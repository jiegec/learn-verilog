==> flow/design.v <==
module uart_rx(
input  wire       clk          ,  
input  wire       resetn       ,  
input  wire       uart_rxd     ,  
input  wire       uart_rx_en   ,  
output wire       uart_rx_break,  
output wire       uart_rx_valid,  
output reg  [8-1:0] uart_rx_data    
);
parameter   BIT_RATE        = 9600;  
localparam  BIT_P           = 1_000_000_000 * 1/BIT_RATE;  
parameter   CLK_HZ          =    50_000_000;
localparam  CLK_P           = 1_000_000_000 * 1/CLK_HZ;  
parameter   STOP_BITS       = 1;
localparam       COUNT_REG_LEN      = 16;
localparam       CYCLES_PER_BIT     = BIT_P / CLK_P;
reg rxd_reg;
reg rxd_reg_0;
reg [8-1:0] recieved_data;
reg [COUNT_REG_LEN-1:0] cycle_counter;
reg [3:0] bit_counter;
reg bit_sample;
reg [2:0] fsm_state;
reg [2:0] n_fsm_state;
localparam FSM_IDLE = 0;
localparam FSM_START= 1;
localparam FSM_RECV = 2;
localparam FSM_STOP = 3;
assign uart_rx_break = uart_rx_valid && ~|recieved_data;
assign uart_rx_valid = fsm_state == FSM_STOP && n_fsm_state == FSM_IDLE;
always @(posedge clk, negedge resetn) begin
    if(!resetn) begin
        uart_rx_data  <= {8{1'b0}};
    end else if (fsm_state == FSM_STOP) begin
        uart_rx_data  <= recieved_data;
    end
end
wire next_bit     = cycle_counter == CYCLES_PER_BIT ||
                        fsm_state       == FSM_STOP && 
                        cycle_counter   == CYCLES_PER_BIT/2;
wire payload_done = bit_counter   == 8  ;
always @(*) begin : p_n_fsm_state
    case(fsm_state)
        FSM_IDLE : n_fsm_state = rxd_reg      ? FSM_IDLE : FSM_START;
        FSM_START: n_fsm_state = next_bit     ? FSM_RECV : FSM_START;
        FSM_RECV : n_fsm_state = payload_done ? FSM_STOP : FSM_RECV ;
        FSM_STOP : n_fsm_state = next_bit     ? FSM_IDLE : FSM_STOP ;
        default  : n_fsm_state = FSM_IDLE;
    endcase
end
integer i = 0;
always @(posedge clk, negedge resetn) begin : p_recieved_data
    if(!resetn) begin
        recieved_data <= {8{1'b0}};
    end else if(fsm_state == FSM_IDLE             ) begin
        recieved_data <= {8{1'b0}};
    end else if(fsm_state == FSM_RECV && next_bit ) begin
        recieved_data[8-1] <= bit_sample;
        for ( i = 8-2; i >= 0; i = i - 1) begin
            recieved_data[i] <= recieved_data[i+1];
        end
    end
end
always @(posedge clk, negedge resetn) begin : p_bit_counter
    if(!resetn) begin
        bit_counter <= 4'b0;
    end else if(fsm_state != FSM_RECV) begin
        bit_counter <= {COUNT_REG_LEN{1'b0}};
    end else if(fsm_state == FSM_RECV && next_bit) begin
        bit_counter <= bit_counter + 1'b1;
    end
end
always @(posedge clk, negedge resetn) begin : p_bit_sample
    if(!resetn) begin
        bit_sample <= 1'b0;
    end else if (cycle_counter == CYCLES_PER_BIT/2) begin
        bit_sample <= rxd_reg;
    end
end
always @(posedge clk, negedge resetn) begin : p_cycle_counter
    if(!resetn) begin
        cycle_counter <= {COUNT_REG_LEN{1'b0}};
    end else if(next_bit) begin
        cycle_counter <= {COUNT_REG_LEN{1'b0}};
    end else if(fsm_state == FSM_START || 
                fsm_state == FSM_RECV  || 
                fsm_state == FSM_STOP   ) begin
        cycle_counter <= cycle_counter + 1'b1;
    end
end
always @(posedge clk, negedge resetn) begin : p_fsm_state
    if(!resetn) begin
        fsm_state <= FSM_IDLE;
    end else begin
        fsm_state <= n_fsm_state;
    end
end
always @(posedge clk, negedge resetn) begin : p_rxd_reg
    if(!resetn) begin
        rxd_reg     <= 1'b1;
        rxd_reg_0   <= 1'b1;
    end else if(uart_rx_en) begin
        rxd_reg     <= rxd_reg_0;
        rxd_reg_0   <= uart_rxd;
    end
end
endmodule
[Reports on uart_rx]
What the tools print for uart_rx, step after step.
Line numbers count from 1 in the design file above.
Library cell names are shortened.
The mark n/a stands for no value.
Inputs
  top module: uart_rx
  clock input: clk
  standard-cell library: sky130hd
  library corner: tt_025C_1v80

[Word level]
Yosys after proc, flatten, opt, wreduce and memory -nomap, before mapping. Memory bits, and registers merged into a memory's read port (data or address), are not among the register bits. Print and check cells are not counted. Equal cells are merged and count once.
Operators by class
  reductions and logical operators: 14
  mux-type cells: 25
  equal/unequal tests: 7
  add/sub/neg operators: 2
Operator list (count)
  16-bit 2-to-1 mux: 2
  1-bit 2-to-1 mux: 18
  16-bit by 1-bit adder with 16-bit output with constant B: 1
  16-bit by 12-bit == test with 1-bit output with constant B: 1
  16-bit by 13-bit == test with 1-bit output with constant B: 1
  8-bit OR reduction: 1
  2-bit case mux with 4-bit select: 1
  4-bit 2-to-1 mux: 2
  2-bit nonzero test: 3
  3-bit zero test: 2
  1-bit logical AND: 4
  2-bit == test with constant B: 2
  4-bit by 1-bit adder with 4-bit output with constant B: 1
  4-bit == test with constant B: 1
  2-bit 2-to-1 mux: 2
  1-bit logical OR: 3
  2-bit by 1-bit == test with 1-bit output with constant B: 1
  2-bit inequality test with constant B: 1
  1-bit zero test: 1
Storage and ports
  output and inout bits: 10
  flip-flop bits (word level): 41
  elaborated cells: 56
  input port bits: 4

[Longest topological paths]
Depth = most cells in a row (Yosys ltp): at word level without a register or memory, in the mapped netlist without a sequential cell, where the memories' decode and read muxes count.
Depth
  word-level depth: 8
  ABC_AREA: 0
  gate-level depth with buffers: 6
  mapped depth without buffers: 5

[Synthesis result]
The flow's flattened synthesis, as Yosys stat reports it; memories are mapped. The netlist is that of the ABC_AREA named above (0 if unset); the other value can give another one.
Cells by type
  dfrtp_1: count 40, total area 1000.96 um^2
  mux2i_1: count 13, total area 130.125 um^2
  mux2_2: count 11, total area 123.869 um^2
  dfstp_2: count 3, total area 78.826 um^2
  nand2b_1: count 12, total area 75.072 um^2
  xnor2_1: count 7, total area 61.309 um^2
  ha_1: count 4, total area 50.048 um^2
  nand2_1: count 13, total area 48.797 um^2
  nand4_1: count 6, total area 37.536 um^2
  nor2_1: count 10, total area 37.536 um^2
  nand3_1: count 7, total area 35.034 um^2
  xor2_1: count 4, total area 35.034 um^2
  nor4_1: count 5, total area 31.28 um^2
  inv_1: count 7, total area 26.275 um^2
  a21oi_1: count 5, total area 25.024 um^2
  o21ai_0: count 5, total area 25.024 um^2
  or3_1: count 4, total area 25.024 um^2
  buf_6: count 2, total area 22.522 um^2
Other cell types: 22; their cells: 35.
Synthesis totals
  mapped area: 2124.5 um^2
  buffers: 7
  area of sequential cells: 1079.8 um^2
  flip-flops: 43
  standard cells after synthesis: 193

[Path before layout]
Source: OpenSTA report_checks on the synthesized netlist (no wires, ideal clock, input and output delay 20% of the period each), path of least setup slack; recovery checks are left aside. Register names are those of the netlist, which keeps one name where synthesis merged equal registers.
Timing after synthesis
  kind: reg2out
  start point: register cycle_counter[4]
  end point: output port uart_rx_break
  output delay: 0.480 ns
  clock period: 2.4 ns
  path buffers: 1
  path delay: 1.565 ns
  slack: 0.355 ns
  data required time: 1.920 ns
  launch time at the first pin: 0.000 ns
  data arrival time: 1.565 ns
  stages on the path: 6
  synthesis period reached: 2.045 ns
"path delay" is the arrival time less input delay plus setup time.
A path that ends at an output port has no setup time.
"stages on the path" counts driving pins, that of a launching flip-flop among them; a cell with two outputs on the path counts twice.
"synthesis period reached" = period - worst setup slack (recovery checks aside). The figure is calculated, with input and output delays left at 20% of the set period.
Between the ends stands the longest chain of elaborated cells between them, by number of cells; it is not shown to be the way that was timed. Of several equally long chains one is given.
Each line given opens the expression or statement behind the cell; cells for indexed reads and writes are added by Yosys, which also makes memories of some case tables.
A register here has more assigning lines than the two given.
On the way, after synthesis
  cell sequence: dfrtp_1 -> buf_2 -> nand4b_1 -> or4_1 -> a21o_1 -> nor3_1
  length of the longest elaborated chain: 8
  elaborated cells between the ends (all ways): 10
  those cells by class: eq/ne: 2; mux: 3; reduce/logical: 5
RTL lines, path after synthesis
  start, declared: RTL line 20  | reg [COUNT_REG_LEN-1:0] cycle_counter;
  start, assigned: RTL line 82  | cycle_counter <= {COUNT_REG_LEN{1'b0}};
  start, assigned: RTL line 88  | cycle_counter <= cycle_counter + 1'b1;
  16-bit by 12-bit == test with 1-bit output: RTL line 40  | cycle_counter   == CYCLES_PER_BIT/2;
  1-bit logical AND: RTL line 39  | fsm_state       == FSM_STOP &&
  1-bit logical OR: RTL line 38  | wire next_bit     = cycle_counter == CYCLES_PER_BIT ||
  2-bit 2-to-1 mux: RTL line 47  | FSM_STOP : n_fsm_state = next_bit     ? FSM_IDLE : FSM_STOP ;
  2-bit case mux with 4-bit select: RTL line 43  | case(fsm_state)
  3-bit zero test: RTL line 30  | assign uart_rx_valid = fsm_state == FSM_STOP && n_fsm_state == FSM_IDLE;
  1-bit logical AND: RTL line 30
  1-bit logical AND: RTL line 29  | assign uart_rx_break = uart_rx_valid && ~|recieved_data;
  end, declared: RTL line 6  | output wire       uart_rx_break,

[Timing after layout]
From the final timing report of record 1: the path of least setup slack in the routed layout; clock arrival at registers is part of the times.
Timing after layout
  kind: reg2out
  start point: register cycle_counter[4]
  end point: output port uart_rx_break
  clock period: 2.18 ns
  stages on the path: 6
  launch time at the first pin: 0.30 ns
  data arrival time: 1.77 ns
  output delay: 0.44 ns
  data required time: 1.74 ns
  slack: -0.02 ns
  path buffers: 1
Between the ends stands the longest chain of elaborated cells between them, by number of cells; it is not shown to be the way that was timed. Of several equally long chains one is given.
A register here has more assigning lines than the two given.
On the way, after layout
  cell sequence: dfrtp_1 -> nand4b_1 -> or4_1 -> a21o_1 -> nor3_2 -> buf_2
  length of the longest elaborated chain: 8
  elaborated cells between the ends (all ways): 10
  those cells by class: eq/ne: 2; mux: 3; reduce/logical: 5
RTL lines, path after layout
  start, declared: RTL line 20  | reg [COUNT_REG_LEN-1:0] cycle_counter;
  start, assigned: RTL line 82  | cycle_counter <= {COUNT_REG_LEN{1'b0}};
  start, assigned: RTL line 88  | cycle_counter <= cycle_counter + 1'b1;
  16-bit by 12-bit == test with 1-bit output: RTL line 40  | cycle_counter   == CYCLES_PER_BIT/2;
  1-bit logical AND: RTL line 39  | fsm_state       == FSM_STOP &&
  1-bit logical OR: RTL line 38  | wire next_bit     = cycle_counter == CYCLES_PER_BIT ||
  2-bit 2-to-1 mux: RTL line 47  | FSM_STOP : n_fsm_state = next_bit     ? FSM_IDLE : FSM_STOP ;
  2-bit case mux with 4-bit select: RTL line 43  | case(fsm_state)
  3-bit zero test: RTL line 30  | assign uart_rx_valid = fsm_state == FSM_STOP && n_fsm_state == FSM_IDLE;
  1-bit logical AND: RTL line 30
  1-bit logical AND: RTL line 29  | assign uart_rx_break = uart_rx_valid && ~|recieved_data;
  end, declared: RTL line 6  | output wire       uart_rx_break,

## Implementation results

Record of 2 stored runs of the RTL-to-layout flow on uart_rx, platform sky130hd. The runs are unordered. Constraints: input delay and output delay 20% of the set period each, output load 0.01 pF.
By "achieved clock period (ns)" is meant the clock period of the run minus its worst setup slack. This is arithmetic on one report: input and output delays are still those of the set period (20% each).
"worst setup path time (ns)" means the part of the period allowed to the worst setup path (the constraints hold back 20% at inputs and 20% at outputs) less its slack; where the path has registers, the arrival times of their clocks count too.
"finish__power__total" is the tool's figure for a default switching activity; nothing was simulated.

Flow files of record 1
==> flow/run.sh <==
#!/bin/bash
# the make line also repeats the synthesis and layout settings of config.mk as NAME=value (left out here)
make -C /OpenROAD-flow-scripts/flow DESIGN_CONFIG=/design/flow/config.mk WORK_HOME=/design/flow/orfs CLKGATE_MAP_FILE= finish
==> flow/config.mk <==
export PLATFORM = sky130hd
export DESIGN_NAME = uart_rx
export DESIGN_NICKNAME = uart_rx
export VERILOG_FILES = /design/flow/design.v
export SDC_FILE = /design/flow/constraint.sdc
export NUM_CORES = 4
export LEC_CHECK = 0
export CAP_MARGIN = 20
export CORE_MARGIN = 2
export CORE_UTILIZATION = 40
export SETUP_SLACK_MARGIN = 0.23
export SLEW_MARGIN = 20
==> flow/constraint.sdc <==
create_clock -name core_clock -period 2.18 [get_ports {clk}]
set_input_delay 0.4360 -clock core_clock [delete_from_list [all_inputs] [get_ports {clk}]]
set_output_delay 0.4360 -clock core_clock [all_outputs]
set_load 0.01 [all_outputs]

report of record 1
yosys chip area after synthesis (um^2): 2124.5
finish__design__die__area: 5910.5
finish__design__instance__area__stdcell: 2613.8
finish__design__instance__utilization: 0.5118
finish__timing__setup__ws: -0.025
finish__timing__setup__tns: -0.029
finish__timing__hold__ws: 0.089
finish__power__total: 1.340e-03
achieved clock period (ns): 2.205
worst setup path time (ns): 1.77
worst setup path kind: reg2out

Flow files of record 2
==> flow/run.sh <==
#!/bin/bash
# the make line also repeats the synthesis and layout settings of config.mk as NAME=value (left out here)
make -C /OpenROAD-flow-scripts/flow DESIGN_CONFIG=/design/flow/config.mk WORK_HOME=/design/flow/orfs CLKGATE_MAP_FILE= finish
==> flow/config.mk <==
export PLATFORM = sky130hd
export DESIGN_NAME = uart_rx
export DESIGN_NICKNAME = uart_rx
export VERILOG_FILES = /design/flow/design.v
export SDC_FILE = /design/flow/constraint.sdc
export NUM_CORES = 4
export LEC_CHECK = 0
export CAP_MARGIN = 20
export CORE_MARGIN = 5
export CORE_UTILIZATION = 22
export CTS_CLUSTER_DIAMETER = 46
export GPL_TIMING_DRIVEN = 1
export MAX_ROUTING_LAYER = met4
export PLACE_DENSITY_LB_ADDON = 0.23
export SETUP_SLACK_MARGIN = 0.14
export SLEW_MARGIN = 20
==> flow/constraint.sdc <==
create_clock -name core_clock -period 2.5 [get_ports {clk}]
set_input_delay 0.5000 -clock core_clock [delete_from_list [all_inputs] [get_ports {clk}]]
set_output_delay 0.5000 -clock core_clock [all_outputs]
set_load 0.01 [all_outputs]

report of record 2
yosys chip area after synthesis (um^2): 2124.5
finish__design__die__area: 11722.4
finish__design__instance__area__stdcell: 2616.3
finish__design__instance__utilization: 0.2805
finish__timing__setup__ws: 0.119
finish__timing__setup__tns: 0.000
finish__timing__hold__ws: 0.270
finish__power__total: 1.374e-03
achieved clock period (ns): 2.381
worst setup path time (ns): 1.88
worst setup path kind: reg2out
