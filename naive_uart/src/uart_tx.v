==> flow/design.v <==
module uart_tx(
input  wire         clk         ,  
input  wire         resetn      ,  
output wire         uart_txd    ,  
output wire         uart_tx_busy,  
input  wire         uart_tx_en  ,  
input  wire [8-1:0]   uart_tx_data   
);
parameter   BIT_RATE        = 9600;  
localparam  BIT_P           = 1_000_000_000 * 1/BIT_RATE;  
parameter   CLK_HZ          =    50_000_000;
localparam  CLK_P           = 1_000_000_000 * 1/CLK_HZ;  
parameter   STOP_BITS       = 1;
localparam       COUNT_REG_LEN      = 16;
localparam       CYCLES_PER_BIT     = BIT_P / CLK_P;
reg txd_reg;
reg [8-1:0] data_to_send;
reg [COUNT_REG_LEN-1:0] cycle_counter;
reg [3:0] bit_counter;
reg [2:0] fsm_state;
reg [2:0] n_fsm_state;
localparam FSM_IDLE = 0;
localparam FSM_START= 1;
localparam FSM_SEND = 2;
localparam FSM_STOP = 3;
assign uart_tx_busy = fsm_state != FSM_IDLE;
assign uart_txd     = txd_reg;
wire next_bit     = cycle_counter == CYCLES_PER_BIT;
wire payload_done = bit_counter   == 8  ;
wire stop_done    = bit_counter   == STOP_BITS && fsm_state == FSM_STOP;
always @(*) begin : p_n_fsm_state
    case(fsm_state)
        FSM_IDLE : n_fsm_state = uart_tx_en   ? FSM_START: FSM_IDLE ;
        FSM_START: n_fsm_state = next_bit     ? FSM_SEND : FSM_START;
        FSM_SEND : n_fsm_state = payload_done ? FSM_STOP : FSM_SEND ;
        FSM_STOP : n_fsm_state = stop_done    ? FSM_IDLE : FSM_STOP ;
        default  : n_fsm_state = FSM_IDLE;
    endcase
end
integer i = 0;
always @(posedge clk, negedge resetn) begin : p_data_to_send
    if(!resetn) begin
        data_to_send <= {8{1'b0}};
    end else if(fsm_state == FSM_IDLE && uart_tx_en) begin
        data_to_send <= uart_tx_data;
    end else if(fsm_state       == FSM_SEND       && next_bit ) begin
        for ( i = 8-2; i >= 0; i = i - 1) begin
            data_to_send[i] <= data_to_send[i+1];
        end
    end
end
always @(posedge clk, negedge resetn) begin : p_bit_counter
    if(!resetn) begin
        bit_counter <= 4'b0;
    end else if(fsm_state != FSM_SEND && fsm_state != FSM_STOP) begin
        bit_counter <= {COUNT_REG_LEN{1'b0}};
    end else if(fsm_state == FSM_SEND && n_fsm_state == FSM_STOP) begin
        bit_counter <= {COUNT_REG_LEN{1'b0}};
    end else if(fsm_state == FSM_STOP&& next_bit) begin
        bit_counter <= bit_counter + 1'b1;
    end else if(fsm_state == FSM_SEND && next_bit) begin
        bit_counter <= bit_counter + 1'b1;
    end
end
always @(posedge clk, negedge resetn) begin : p_cycle_counter
    if(!resetn) begin
        cycle_counter <= {COUNT_REG_LEN{1'b0}};
    end else if(next_bit) begin
        cycle_counter <= {COUNT_REG_LEN{1'b0}};
    end else if(fsm_state == FSM_START || 
                fsm_state == FSM_SEND  || 
                fsm_state == FSM_STOP   ) begin
        cycle_counter <= cycle_counter + 1'b1;
    end
end
always @(posedge clk, negedge resetn) begin : p_fsm_state
    if(!resetn) begin
        fsm_state <= FSM_IDLE;
    end else begin
        fsm_state <= n_fsm_state;
    end
end
always @(posedge clk, negedge resetn) begin : p_txd_reg
    if(!resetn) begin
        txd_reg <= 1'b1;
    end else if(fsm_state == FSM_IDLE) begin
        txd_reg <= 1'b1;
    end else if(fsm_state == FSM_START) begin
        txd_reg <= 1'b0;
    end else if(fsm_state == FSM_SEND) begin
        txd_reg <= data_to_send[0];
    end else if(fsm_state == FSM_STOP) begin
        txd_reg <= 1'b1;
    end
end
endmodule
# Reports on uart_tx
# Tool output for the design above, in the order of the flow.
# Line numbers count from 1 in the design file above.
# Operators carry their Yosys type and port widths (W data, S select, Z words).
# Library cell names are shortened.
# A cell with -- has no value.
[setup]
design = "uart_tx"
clock = "clk"
library = "sky130hd"
corner = "tt_025C_1v80"

# Word-level counts
# Source: Yosys, flattened and elaborated, memories not mapped. Widths are those after wreduce. Registers that Yosys merges into a memory's read port (data or address) are not register bits. Print and check cells do not count. Equal cells are merged and count once.
[op_classes]
n_mux = 29
addsub = 2
equal = 9
reduce_logical = 14
[op_table]
columns = ["op", "n"]
rows = [
  ["$mux W16", 2],
  ["$mux W1", 20],
  ["$add A16 B1 Y16 const B", 1],
  ["$eq A16 B13 Y1 const B", 1],
  ["$mux W4", 4],
  ["$reduce_bool A4 Y1", 2],
  ["$pmux W2 S4", 1],
  ["$logic_and A1 B1 Y1", 6],
  ["$eq A2 B2 Y1 const B", 3],
  ["$ne A2 B2 Y1 const B", 2],
  ["$reduce_bool A2 Y1", 2],
  ["$add A4 B1 Y4 const B", 1],
  ["$eq A4 B1 Y1 const B", 1],
  ["$eq A4 B4 Y1 const B", 1],
  ["$mux W2", 2],
  ["$logic_not A3 Y1", 1],
  ["$reduce_bool A3 Y1", 1],
  ["$logic_or A1 B1 Y1", 2],
  ["$eq A2 B1 Y1 const B", 1],
]
[word_totals]
out_inout_bits = 2
input_bits = 11
register_bits = 31
word_cells = 60

# Logic depth
# Yosys ltp: most cells in a row. Word level: on the elaborated netlist, between registers, memories and ports. Mapped: between sequential cells and ports; inverters and the memories' decode and read muxes count.
[depth]
word_depth = 8
ABC_AREA = 0
mapped_depth = 8

# After synthesis
# Yosys stat after the flow's synthesis: flattened, memories mapped to cells. It holds for the ABC_AREA given above (unset counts as 0); a run with the other value may have another netlist.
[types]
columns = ["cell", "n"]
rows = [
  ["dfrtp_1", 30],
  ["ha_1", 9],
  ["mux2i_1", 9],
  ["a21oi_1", 13],
  ["xnor2_1", 7],
  ["nor2_1", 16],
  ["xor2_1", 6],
  ["nand3_1", 7],
  ["nand4_1", 5],
  ["inv_1", 8],
  ["nand2_1", 8],
  ["dfstp_2", 1],
  ["clkbuf_1", 6],
  ["nor4_4", 1],
  ["and3b_1", 2],
  ["nor3_1", 3],
  ["or4b_4", 1],
  ["and3_1", 2],
]
# Not listed: further types 25, cells in them 26.
[mapped]
ffs = 31
mapped_area_um2 = 1659.1
cell_count = 160
n_buf = 9

# Path before layout
# OpenSTA on the mapped netlist: ideal clock, no wires. The path of least setup slack (recovery checks aside). Input and output delay are each 20% of the period. Register names are those of the netlist, which keeps one name where synthesis merged equal registers.
[synth_path]
path_type = "reg-to-reg"
from = "register cycle_counter[0]"
to = "register bit_counter[3]"
t_first_pin_ns = 0.000
required_ns = 2.062
setup_time_ns = 0.078
n_path_buf = 1
slack_ns = -0.094
driving_pins = 8
clock_period_ns = 2.14
t_arrival_ns = 2.156
path_delay_ns = 2.234
synth_period_reached_ns = 2.234
# "path_delay_ns" is the arrival time less input delay plus setup time.
# "driving_pins": output pins that drive a net of the path, with the launching flip-flop's if there is one; two outputs of one cell count as two.
# "synth_period_reached_ns" = period - worst setup slack (recovery checks aside). The figure is calculated, with input and output delays left at 20% of the set period.
# The rows between start and end are the longest chain of elaborated cells between them; the timing report does not say that the signal goes this way. Where chains are equally long, one stands for them.
# A line is the first line of the expression or statement that the cell stems from. Yosys adds cells for indexed reads and writes and turns some case tables into memories.
# A register here has more assigning lines than the two given.
[synth_via]
path_cell_list = "dfrtp_1 -> inv_1 -> ha_1 -> or4bb_1 -> or4_1 -> buf_2 -> or3_1 -> a21oi_1"
elab_chain_len = 7
cone_cells = 12
[synth_lines]
columns = ["element", "line", "text"]
rows = [
  ["from (decl)", 18, "reg [COUNT_REG_LEN-1:0] cycle_counter;"],
  ["from (assign)", 67, "cycle_counter <= {COUNT_REG_LEN{1'b0}};"],
  ["from (assign)", 73, "cycle_counter <= cycle_counter + 1'b1;"],
  ["$eq A16 B13 Y1", 28, "wire next_bit     = cycle_counter == CYCLES_PER_BIT;"],
  ["$mux W2", 34, "FSM_START: n_fsm_state = next_bit     ? FSM_SEND : FSM_START;"],
  ["$pmux W2 S4", 32, "case(fsm_state)"],
  ["$eq A2 B2 Y1", 57, "end else if(fsm_state == FSM_SEND && n_fsm_state == FSM_STOP) begin"],
  ["$logic_and A1 B1 Y1", 57, ""],
  ["$mux W4", 57, ""],
  ["$mux W4", 55, "end else if(fsm_state != FSM_SEND && fsm_state != FSM_STOP) begin"],
  ["to (assign)", 60, "bit_counter <= bit_counter + 1'b1;"],
  ["to (assign)", 62, "bit_counter <= bit_counter + 1'b1;"],
  ["to (decl)", 19, "reg [3:0] bit_counter;"],
]

# Path in the finished layout
# From the final timing report of record 1: the path of least setup slack in the routed layout; clock arrival at registers is part of the times.
[layout_path]
path_type = "reg-to-reg"
from = "register cycle_counter[0]"
to = "register bit_counter[3]"
slack_ns = 0.32
setup_time_ns = 0.07
required_ns = 2.90
driving_pins = 7
t_arrival_ns = 2.58
n_path_buf = 0
t_first_pin_ns = 0.28
clock_period_ns = 2.7
# The rows between start and end are the longest chain of elaborated cells between them; the timing report does not say that the signal goes this way. Where chains are equally long, one stands for them.
# A register here has more assigning lines than the two given.
[layout_via]
path_cell_list = "dfrtp_1 -> inv_1 -> ha_1 -> or4bb_1 -> or4_1 -> or3_1 -> a21oi_1"
elab_chain_len = 7
cone_cells = 12
[layout_lines]
columns = ["element", "line", "text"]
rows = [
  ["from (decl)", 18, "reg [COUNT_REG_LEN-1:0] cycle_counter;"],
  ["from (assign)", 67, "cycle_counter <= {COUNT_REG_LEN{1'b0}};"],
  ["from (assign)", 73, "cycle_counter <= cycle_counter + 1'b1;"],
  ["$eq A16 B13 Y1", 28, "wire next_bit     = cycle_counter == CYCLES_PER_BIT;"],
  ["$mux W2", 34, "FSM_START: n_fsm_state = next_bit     ? FSM_SEND : FSM_START;"],
  ["$pmux W2 S4", 32, "case(fsm_state)"],
  ["$eq A2 B2 Y1", 57, "end else if(fsm_state == FSM_SEND && n_fsm_state == FSM_STOP) begin"],
  ["$logic_and A1 B1 Y1", 57, ""],
  ["$mux W4", 57, ""],
  ["$mux W4", 55, "end else if(fsm_state != FSM_SEND && fsm_state != FSM_STOP) begin"],
  ["to (assign)", 60, "bit_counter <= bit_counter + 1'b1;"],
  ["to (assign)", 62, "bit_counter <= bit_counter + 1'b1;"],
  ["to (decl)", 19, "reg [3:0] bit_counter;"],
]

uart_tx through Yosys and OpenROAD on sky130hd: 2 stored runs, unordered, with their settings and measured results. The constraints put input and output delay at 20% of the set period each and load the outputs with 0.01 pF.
"worst_setup_path_time_ns": the worst setup path's part of the clock period (all of it between registers, 20% less for each end at a port) less its slack. A launch clock that arrives late makes it longer, a capture clock that arrives late makes it shorter.
By "totalPower_w" is meant OpenSTA's value without simulated activity: inputs other than the clock are taken to toggle once in ten clock periods, and the tool carries that through the logic.

# record 1
==> flow/run.sh <==
#!/bin/bash
# the make line also repeats the synthesis and layout settings of config.mk as NAME=value (left out here)
make -C /OpenROAD-flow-scripts/flow DESIGN_CONFIG=/design/flow/config.mk WORK_HOME=/design/flow/orfs CLKGATE_MAP_FILE= finish
==> flow/config.mk <==
export PLATFORM = sky130hd
export DESIGN_NAME = uart_tx
export DESIGN_NICKNAME = uart_tx
export VERILOG_FILES = /design/flow/design.v
export SDC_FILE = /design/flow/constraint.sdc
export NUM_CORES = 4
export LEC_CHECK = 0
export ABC_AREA = 0
export CAP_MARGIN = 20
export CELL_PAD_IN_SITES_GLOBAL_PLACEMENT = 3
export CORE_MARGIN = 2
export CORE_UTILIZATION = 20
export CTS_CLUSTER_DIAMETER = 362
export SETUP_SLACK_MARGIN = -0.18
export SLEW_MARGIN = 20
==> flow/constraint.sdc <==
create_clock -name core_clock -period 2.7 [get_ports {clk}]
set_input_delay 0.5400 -clock core_clock [delete_from_list [all_inputs] [get_ports {clk}]]
set_output_delay 0.5400 -clock core_clock [all_outputs]
set_load 0.01 [all_outputs]

==> record 1: results <==
setupTns_ns=0.000
ys_area_um2=1659.1
fin_ws_ns=0.323
dieArea_um2=9040.2
worst_setup_path_time_ns=2.38
timing.worst_path_kind="reg-to-reg"
finish.utilization_pct=24.2
totalPower_w=0.0008359

# record 2
==> flow/run.sh <==
#!/bin/bash
# the make line also repeats the synthesis and layout settings of config.mk as NAME=value (left out here)
make -C /OpenROAD-flow-scripts/flow DESIGN_CONFIG=/design/flow/config.mk WORK_HOME=/design/flow/orfs CLKGATE_MAP_FILE= finish
==> flow/config.mk <==
export PLATFORM = sky130hd
export DESIGN_NAME = uart_tx
export DESIGN_NICKNAME = uart_tx
export VERILOG_FILES = /design/flow/design.v
export SDC_FILE = /design/flow/constraint.sdc
export NUM_CORES = 4
export LEC_CHECK = 0
export CAP_MARGIN = 20
export CORE_MARGIN = 2
export CORE_UTILIZATION = 40
export SETUP_SLACK_MARGIN = 0.43
export SLEW_MARGIN = 20
==> flow/constraint.sdc <==
create_clock -name core_clock -period 2.29 [get_ports {clk}]
set_input_delay 0.4580 -clock core_clock [delete_from_list [all_inputs] [get_ports {clk}]]
set_output_delay 0.4580 -clock core_clock [all_outputs]
set_load 0.01 [all_outputs]

==> record 2: results <==
setupTns_ns=0.000
ys_area_um2=1659.1
fin_ws_ns=0.177
dieArea_um2=4678.6
worst_setup_path_time_ns=2.11
timing.worst_path_kind="reg-to-reg"
finish.utilization_pct=55.0
totalPower_w=0.00105
